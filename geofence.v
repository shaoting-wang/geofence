==> flow/design.v <==
module geofence ( clk,reset,X,Y,valid,is_inside);
    input clk;
    input reset;
    input [9:0] X;
    input [9:0] Y;
    output valid;
    output reg is_inside;
    reg [2:0] cs, ns;
    reg [2:0] RD_cnt, VEC_cnt, OP_cnt, SORT_cnt;
    reg signed [10:0] X_input [6:0];
    reg signed [10:0] Y_input [6:0];
    reg signed [11:0] X_vector [5:0];
    reg signed [11:0] Y_vector [5:0];
    reg signed [11:0] a1, a2, b1, b2, c1, c2, d1, d2;
    reg signed [23:0] OP1, OP2;
    reg signed [23:0] In_OuterProduct [5:0];
    integer i;
    parameter IDLE = 0;
    parameter RD = 1;
    parameter VECTOR = 2;
    parameter SORT = 3;
    parameter IN_VEC = 4;
    parameter IN_OP = 5;
    parameter OUTPUT = 6;
    always@(posedge clk or posedge reset) begin
        if (reset) begin
            cs <= RD;
        end
        else begin
            cs <= ns;
        end
    end
    always @(*) begin
        case (cs)
            IDLE : ns = RD;
            RD : ns = (RD_cnt == 3'd6) ? VECTOR : RD;
            VECTOR : ns = (VEC_cnt == 3'd4) ? SORT : VECTOR;
            SORT : ns = (SORT_cnt == 3'd4) ? IN_VEC : SORT;
            IN_VEC : ns = (VEC_cnt == 3'd5) ? IN_OP : IN_VEC;
            IN_OP : ns = (OP_cnt == 3'd5) ? OUTPUT : IN_OP;
            OUTPUT : ns = RD;
            default : ns = cs;
        endcase
    end
    always@(posedge clk or posedge reset) begin  
        if (reset) begin
            RD_cnt <= 0;
        end
        else begin
            RD_cnt <= (cs == RD) ? (RD_cnt + 1) : 0;
        end
    end
    always@(posedge clk or posedge reset) begin  
        if (reset) begin
            for(i = 0; i < 7; i = i+1) begin
                X_input[i] <= 0;
                Y_input[i] <= 0;
            end
        end
        else begin
            case (cs)
                RD : begin
                    X_input[RD_cnt] <= {$signed(1'd0), $signed(X)};
                    Y_input[RD_cnt] <= {$signed(1'd0), $signed(Y)};
                end
                SORT : begin
                    case (SORT_cnt)
                        3'd0, 3'd2, 3'd4 : begin
                            if (OP1[23] == 0) begin
                                X_input[2] <= X_input[3];
                                X_input[3] <= X_input[2];
                                Y_input[2] <= Y_input[3];
                                Y_input[3] <= Y_input[2];
                            end
                            if (OP2[23] == 0) begin
                                X_input[4] <= X_input[5];
                                X_input[5] <= X_input[4];
                                Y_input[4] <= Y_input[5];
                                Y_input[5] <= Y_input[4];
                            end
                        end
                        3'd1, 3'd3 : begin
                            if (OP1[23] == 0) begin
                                X_input[3] <= X_input[4];
                                X_input[4] <= X_input[3];
                                Y_input[3] <= Y_input[4];
                                Y_input[4] <= Y_input[3];
                            end
                            if (OP2[23] == 0) begin
                                X_input[5] <= X_input[6];
                                X_input[6] <= X_input[5];
                                Y_input[5] <= Y_input[6];
                                Y_input[6] <= Y_input[5];
                            end
                        end
                    endcase
                end
            endcase
        end
    end
    always @(posedge clk or posedge reset) begin
        if (reset) begin
            for (i = 0; i < 6; i = i+1) begin
                X_vector[i] <= 0; Y_vector[i] <= 0;
            end
        end
        else begin
            case (cs)
                VECTOR : begin
                    X_vector[VEC_cnt] <= X_input[VEC_cnt+2] - X_input[1]; Y_vector[VEC_cnt] <= Y_input[VEC_cnt+2] - Y_input[1];
                end
                SORT : begin
                    case (SORT_cnt)
                        3'd0, 3'd2, 3'd4 : begin
                            if (OP1[23] == 0) begin
                                X_vector[0] <= X_vector[1];
                                X_vector[1] <= X_vector[0];
                                Y_vector[0] <= Y_vector[1];
                                Y_vector[1] <= Y_vector[0];
                            end
                            if (OP2[23] == 0) begin
                                X_vector[2] <= X_vector[3];
                                X_vector[3] <= X_vector[2];
                                Y_vector[2] <= Y_vector[3];
                                Y_vector[3] <= Y_vector[2];
                            end
                        end
                        3'd1, 3'd3 : begin
                            if (OP1[23] == 0) begin
                                X_vector[1] <= X_vector[2];
                                X_vector[2] <= X_vector[1];
                                Y_vector[1] <= Y_vector[2];
                                Y_vector[2] <= Y_vector[1];
                            end
                            if (OP2[23] == 0) begin
                                X_vector[3] <= X_vector[4];
                                X_vector[4] <= X_vector[3];
                                Y_vector[3] <= Y_vector[4];
                                Y_vector[4] <= Y_vector[3];
                            end
                        end
                    endcase
                end
                IN_VEC : begin
                    X_vector[VEC_cnt] <= X_input[VEC_cnt+1] - X_input[0]; Y_vector[VEC_cnt] <= Y_input[VEC_cnt+1] - Y_input[0];
                end
            endcase
        end
    end
    always @(posedge clk or posedge reset) begin
        if (reset) begin
            VEC_cnt <= 0;
        end
        else begin
            VEC_cnt <= (cs == VECTOR || cs == IN_VEC) ? (VEC_cnt + 1) : 0;
        end
    end
    always @(*) begin
       OP1 = (a1 * d1) - (b1 * c1); 
       OP2 = (a2 * d2) - (b2 * c2);
    end
    always @(*) begin
        case (cs)
            SORT : begin
                case (SORT_cnt)
                    3'd0, 3'd2, 3'd4 : begin
                        a1 = X_vector[0]; b1 = Y_vector[0]; c1 = X_vector[1]; d1 = Y_vector[1]; a2 = X_vector[2]; b2 = Y_vector[2]; c2 = X_vector[3]; d2 = Y_vector[3];
                    end
                    3'd1, 3'd3 : begin
                        a1 = X_vector[1]; b1 = Y_vector[1]; c1 = X_vector[2]; d1 = Y_vector[2]; a2 = X_vector[3]; b2 = Y_vector[3]; c2 = X_vector[4]; d2 = Y_vector[4];
                    end
                    default : begin
                        a1 = 0; b1 = 0; c1 = 0; d1 = 0; a2 = 0; b2 = 0; c2 = 0; d2 = 0;
                    end
                endcase
            end
            IN_OP : begin
                case (OP_cnt)
                    3'd0 : begin
                        a1 = X_vector[0]; b1 = Y_vector[0]; c1 = X_vector[5]; d1 = Y_vector[5];
                        a2 = 0; b2 = 0; c2 = 0; d2 = 0;
                    end
                    3'd1 : begin
                        a1 = X_vector[1]; b1 = Y_vector[1]; c1 = X_vector[0]; d1 = Y_vector[0];
                        a2 = 0; b2 = 0; c2 = 0; d2 = 0;
                    end
                    3'd2 : begin
                        a1 = X_vector[2]; b1 = Y_vector[2]; c1 = X_vector[1]; d1 = Y_vector[1];
                        a2 = 0; b2 = 0; c2 = 0; d2 = 0;
                    end
                    3'd3 : begin
                        a1 = X_vector[3]; b1 = Y_vector[3]; c1 = X_vector[2]; d1 = Y_vector[2];
                        a2 = 0; b2 = 0; c2 = 0; d2 = 0;
                    end
                    3'd4 : begin
                        a1 = X_vector[4]; b1 = Y_vector[4]; c1 = X_vector[3]; d1 = Y_vector[3];
                        a2 = 0; b2 = 0; c2 = 0; d2 = 0;
                    end
                    3'd5 : begin
                        a1 = X_vector[5]; b1 = Y_vector[5]; c1 = X_vector[4]; d1 = Y_vector[4];
                        a2 = 0; b2 = 0; c2 = 0; d2 = 0;
                    end
                    default : begin
                        a1 = 0; b1 = 0; c1 = 0; d1 = 0; a2 = 0; b2 = 0; c2 = 0; d2 = 0;
                    end
                endcase
            end
            default : begin
                a1 = 0; b1 = 0; c1 = 0; d1 = 0; a2 = 0; b2 = 0; c2 = 0; d2 = 0;
            end
        endcase
    end
    always@(posedge clk or posedge reset) begin   
        if (reset) begin
            OP_cnt <= 0;
        end
        else begin
            OP_cnt <= (cs == IN_OP) ? (OP_cnt + 1) : 0;
        end
    end
    always@(posedge clk or posedge reset) begin
        if (reset) begin
            SORT_cnt <= 0;
        end
        else begin
            SORT_cnt <= (cs == SORT) ? (SORT_cnt + 1) : 0;
        end
    end
    always@(posedge clk or posedge reset) begin
        if (reset) begin
            for (i = 0; i < 6; i = i+1) begin
                In_OuterProduct[i] <= 0;
            end
        end
        else begin
            if (cs == IN_OP) begin
                In_OuterProduct[OP_cnt] <= OP1;
            end
        end
    end
    assign valid = (cs == OUTPUT) ? 1'd1 : 1'd0;
    always @(*) begin
        if (In_OuterProduct[0][23] == In_OuterProduct[1][23] &&  In_OuterProduct[1][23] == In_OuterProduct[2][23] && In_OuterProduct[2][23] == In_OuterProduct[3][23] && In_OuterProduct[3][23] == In_OuterProduct[4][23] && In_OuterProduct[4][23] == In_OuterProduct[5][23] ) begin
            is_inside = 1'd1;
        end
        else begin
            is_inside = 1'd0;
        end
    end
endmodule
* Reports on geofence
The steps from the RTL of geofence to its reports follow in flow order.
Line numbers count from 1 in the design file above.
Library cell names are shortened.
The mark -- stands for no value.
- Top :: geofence
- Clock :: clk
- Cell library :: sky130hd
- Corner :: tt_025C_1v80

* Elaborated design
Yosys after proc, flatten, opt, wreduce and memory -nomap, before mapping. Print and check cells are not counted. Equal cells are merged and count once.
- Add/subtract/negate cells :: 11
- Multipliers :: 4
- Equality and inequality tests :: 69
- Muxes and demuxes :: 140
- Reduce/logical cells :: 38
** Operators with widths (number)
- 12-bit by 12-bit multiplier with 24-bit output :: 4
- 12-bit two-way mux :: 44
- 12-bit case mux with 2-bit select :: 20
- 12-bit case mux with 3-bit select :: 10
- 11-bit case mux with 2-bit select :: 16
- 11-bit two-way mux :: 30
- 11-bit case mux with 7-bit select :: 4
- 12-bit case mux with 6-bit select :: 4
- 3-bit == test with constant B :: 17
- 11-bit by 11-bit subtractor with 12-bit output :: 4
- 24-bit subtractor :: 2
- 2-bit inequality test with constant B :: 21
- 3-bit by 2-bit == test with 1-bit output with constant B :: 14
- 5-bit AND reduction :: 5
- 3-bit by 1-bit == test with 1-bit output with constant B :: 7
- 3-bit logical NOT :: 7
- 6-bit AND reduction :: 3
- 3-bit case mux with 6-bit select :: 1
- 2-bit AND reduction :: 8
- 3-bit inequality test with constant B :: 5
- 3-bit two-way mux :: 5
- 3-bit by 1-bit adder with 3-bit output with constant B :: 4
- 4-bit AND reduction :: 2
- 6-bit nonzero test :: 1
- 1-bit == test :: 5
- 1-bit logical AND :: 4
- 2-bit nonzero test :: 2
- 2-bit OR reduction :: 2
Other operator kinds: 7; their cells: 11.
- Flip-flop bits (word level) :: 453
- Input port bits :: 22
- Cells after elaboration :: 299

* Depth
Yosys ltp: most cells in a row. Word level: on the elaborated netlist, between registers, memories and ports. Mapped: between sequential cells and ports; inverters and the memories' decode and read muxes count.
- Depth in word-level cells :: 9
- ABC_AREA :: 1
- Gate-level depth with buffers :: 45
- Mapped depth without buffers :: 43

* After synthesis
The flow's flattened synthesis, as Yosys stat reports it; memories are mapped. The netlist is that of the ABC_AREA named above (0 if unset); the other value can give another one.
- Standard cells after synthesis :: 5946
- Synthesis area :: 44739.2 um2
- Sequential part of the area :: 7958.9 um2
- Flip-flop cells :: 318
- Buffer cells :: 294
** Cells by type (number)
- fa_1 :: 640
- dfrtp_1 :: 317
- nand2_1 :: 1531
- inv_1 :: 1435
- ha_1 :: 257
- o21ai_0 :: 248
- o22ai_1 :: 178
- nand3_1 :: 208
- nor2_1 :: 239
- clkbuf_1 :: 230
- o221ai_1 :: 95
- a21oi_1 :: 157
- nand4_1 :: 64
- a221oi_1 :: 45
- o211ai_1 :: 34
- a31oi_1 :: 33
- buf_6 :: 12
- nor4_1 :: 21
Other cell types: 32; their cells: 202.

* Timing after synthesis
Source: OpenSTA report_checks on the synthesized netlist (no wires, ideal clock, input and output delay 20% of the period each), path of least setup slack; recovery checks are left aside. Register names are those of the netlist, which keeps one name where synthesis merged equal registers.
- Kind :: register to register
- Start point :: reg OP_cnt[0]
- End point :: reg Y_input[2][0]
- Clock period :: 12.5 ns
- Setup time :: 0.117 ns
- Time at the first pin :: 0.000 ns
- Arrival :: 8.004 ns
- Data required time :: 12.383 ns
- Setup slack :: 4.379 ns
- Path delay :: 8.121 ns
- Stages on the path :: 40
- Buffers on the path :: 6
- Period reached after synthesis :: 8.121 ns
"path delay" = arrival - input delay + setup time.
"stages on the path" counts driving pins, that of a launching flip-flop among them; a cell with two outputs on the path counts twice.
"period reached after synthesis" = period - worst setup slack (recovery checks aside). The figure is calculated, with input and output delays left at 20% of the set period.
The rows between start and end are the longest chain of elaborated cells between them; the timing report does not say that the signal goes this way. Where chains are equally long, one stands for them.
A line is the first line of the expression or statement that the cell stems from. Yosys adds cells for indexed reads and writes and turns some case tables into memories.
A register here has more assigning lines than the two given.
- Path through :: dfrtp_1 ha_1 ha_1 clkbuf_1 inv_1 clkbuf_1 clkbuf_1 o22ai_1 o31ai_1 nand2_1 clkbuf_1 nand2_1 inv_1 fa_1 inv_1 fa_1 inv_1 fa_1 [4 not listed] inv_1 fa_1 inv_1 ha_1 nand2_1 nor2_1 nand2_1 nor4_1 nand2_1 nand2_1 nand2_1 and2_1 buf_6 nand2_2 nand3_1 buf_2 nand2_1 nand2_1
- Length of the longest elaborated chain :: 8
- Elaborated cells between the ends (all ways) :: 22
- Those cells by class :: 1 x add/sub; 2 x mul; 6 x eq/ne; 11 x mux; 2 x reduce/logical
** Ends and longest elaborated chain, post-synthesis
- from (decl) :: RTL line 9 : reg [2:0] RD_cnt, VEC_cnt, OP_cnt, SORT_cnt;
- from (assign) :: RTL line 215 : OP_cnt <= 0;
- from (assign) :: RTL line 218 : OP_cnt <= (cs == IN_OP) ? (OP_cnt + 1) : 0;
- 3-bit == test :: RTL line 178 : case (OP_cnt)
- 12-bit case mux with 6-bit select :: RTL line 178
- 12-bit case mux with 2-bit select :: RTL line 163 : case (cs)
- 12-bit by 12-bit multiplier with 24-bit output :: RTL line 159 : OP1 = (a1 * d1) - (b1 * c1);
- 24-bit subtractor :: RTL line 159
- 11-bit two-way mux :: RTL line 69 : if (OP1[23] == 0) begin
- 11-bit two-way mux :: RTL line 67 : case (SORT_cnt)
- 11-bit case mux with 2-bit select :: RTL line 61 : case (cs)
- to (assign) :: RTL line 64 : Y_input[RD_cnt] <= {$signed(1'd0), $signed(Y)};
- to (assign) :: RTL line 72 : Y_input[2] <= Y_input[3];
- to (decl) :: RTL line 11 : reg signed [10:0] Y_input [6:0];

* Worst path after layout
From the final timing report of job 1: the path of least setup slack in the routed layout; clock arrival at registers is part of the times.
- Kind :: register to register
- Start point :: reg OP_cnt[1]
- End point :: reg X_input[2][6]
- Clock period :: 7.19 ns
- Setup time :: 0.11 ns
- Time at the first pin :: 0.65 ns
- Arrival :: 9.16 ns
- Data required time :: 7.73 ns
- Setup slack :: -1.43 ns
- Stages on the path :: 39
- Buffers on the path :: 4
The rows between start and end are the longest chain of elaborated cells between them; the timing report does not say that the signal goes this way. Where chains are equally long, one stands for them.
A register here has more assigning lines than the two given.
- Path through :: dfrtp_1 ha_2 ha_4 inv_2 buf_6 buf_6 o22ai_2 a221oi_2 o221ai_2 a221oi_4 inv_2 nand2_2 inv_2 fa_2 fa_1 inv_2 buf_6 fa_1 [3 not listed] fa_1 inv_2 fa_1 inv_2 ha_4 nand2_2 nor2_2 nand2_2 nor4_4 nand2_2 nand2_2 nand2_2 and2_4 nand2_8 nand3_4 buf_16 nand2_2 nand2_1
- Length of the longest elaborated chain :: 8
- Elaborated cells between the ends (all ways) :: 22
- Those cells by class :: 1 x add/sub; 2 x mul; 6 x eq/ne; 11 x mux; 2 x reduce/logical
** Ends and longest elaborated chain, post-layout
- from (decl) :: RTL line 9 : reg [2:0] RD_cnt, VEC_cnt, OP_cnt, SORT_cnt;
- from (assign) :: RTL line 215 : OP_cnt <= 0;
- from (assign) :: RTL line 218 : OP_cnt <= (cs == IN_OP) ? (OP_cnt + 1) : 0;
- 3-bit == test :: RTL line 178 : case (OP_cnt)
- 12-bit case mux with 6-bit select :: RTL line 178
- 12-bit case mux with 2-bit select :: RTL line 163 : case (cs)
- 12-bit by 12-bit multiplier with 24-bit output :: RTL line 159 : OP1 = (a1 * d1) - (b1 * c1);
- 24-bit subtractor :: RTL line 159
- 11-bit two-way mux :: RTL line 69 : if (OP1[23] == 0) begin
- 11-bit two-way mux :: RTL line 67 : case (SORT_cnt)
- 11-bit case mux with 2-bit select :: RTL line 61 : case (cs)
- to (assign) :: RTL line 63 : X_input[RD_cnt] <= {$signed(1'd0), $signed(X)};
- to (assign) :: RTL line 70 : X_input[2] <= X_input[3];
- to (decl) :: RTL line 10 : reg signed [10:0] X_input [6:0];

Hand-over note for geofence

Top module geofence; platform sky130hd; tools Yosys and OpenROAD; 2 stored runs in no particular order. Input and output delays are each 20% of the period that was set; the output load is 0.01 pF.
By "total power of the final layout" is meant OpenSTA's value without simulated activity: inputs other than the clock are taken to toggle once in ten clock periods, and the tool carries that through the logic.

** Job 1
- Settings :: period_ns=7.19; CORE_UTILIZATION=19; SETUP_SLACK_MARGIN=-0.61; PLACE_DENSITY_LB_ADDON=0.11; HOLD_SLACK_MARGIN=-0.05; CORE_MARGIN=5; CELL_PAD_IN_SITES_DETAIL_PLACEMENT=1; ABC_AREA=1; GPL_ROUTABILITY_DRIVEN=0; CTS_CLUSTER_DIAMETER=121; CAP_MARGIN=10; MIN_ROUTING_LAYER=met2; MAX_ROUTING_LAYER=met5; SLEW_MARGIN=20
- Area of the synthesized netlist :: 44,739.2 um2
- Sum of negative setup slack :: -279.711 ns
- Worst setup slack after layout :: -1.433 ns
- Total power of the final layout :: 4.344 mW
- Final utilization :: 0.253
- Full die area :: 245,273.0 um2

** Job 2
- Settings :: period_ns=10.1; CORE_UTILIZATION=59; SETUP_SLACK_MARGIN=1.39; PLACE_DENSITY_LB_ADDON=0.28; CORE_ASPECT_RATIO=0.92; CORE_MARGIN=4; CELL_PAD_IN_SITES_GLOBAL_PLACEMENT=3; CELL_PAD_IN_SITES_DETAIL_PLACEMENT=0; ABC_AREA=1; GPL_ROUTABILITY_DRIVEN=1; CTS_CLUSTER_DIAMETER=201; SLEW_MARGIN=35; MAX_ROUTING_LAYER=met4; CAP_MARGIN=20
- Outcome :: stopped before the end: placement reported FLW-0024

End of note.
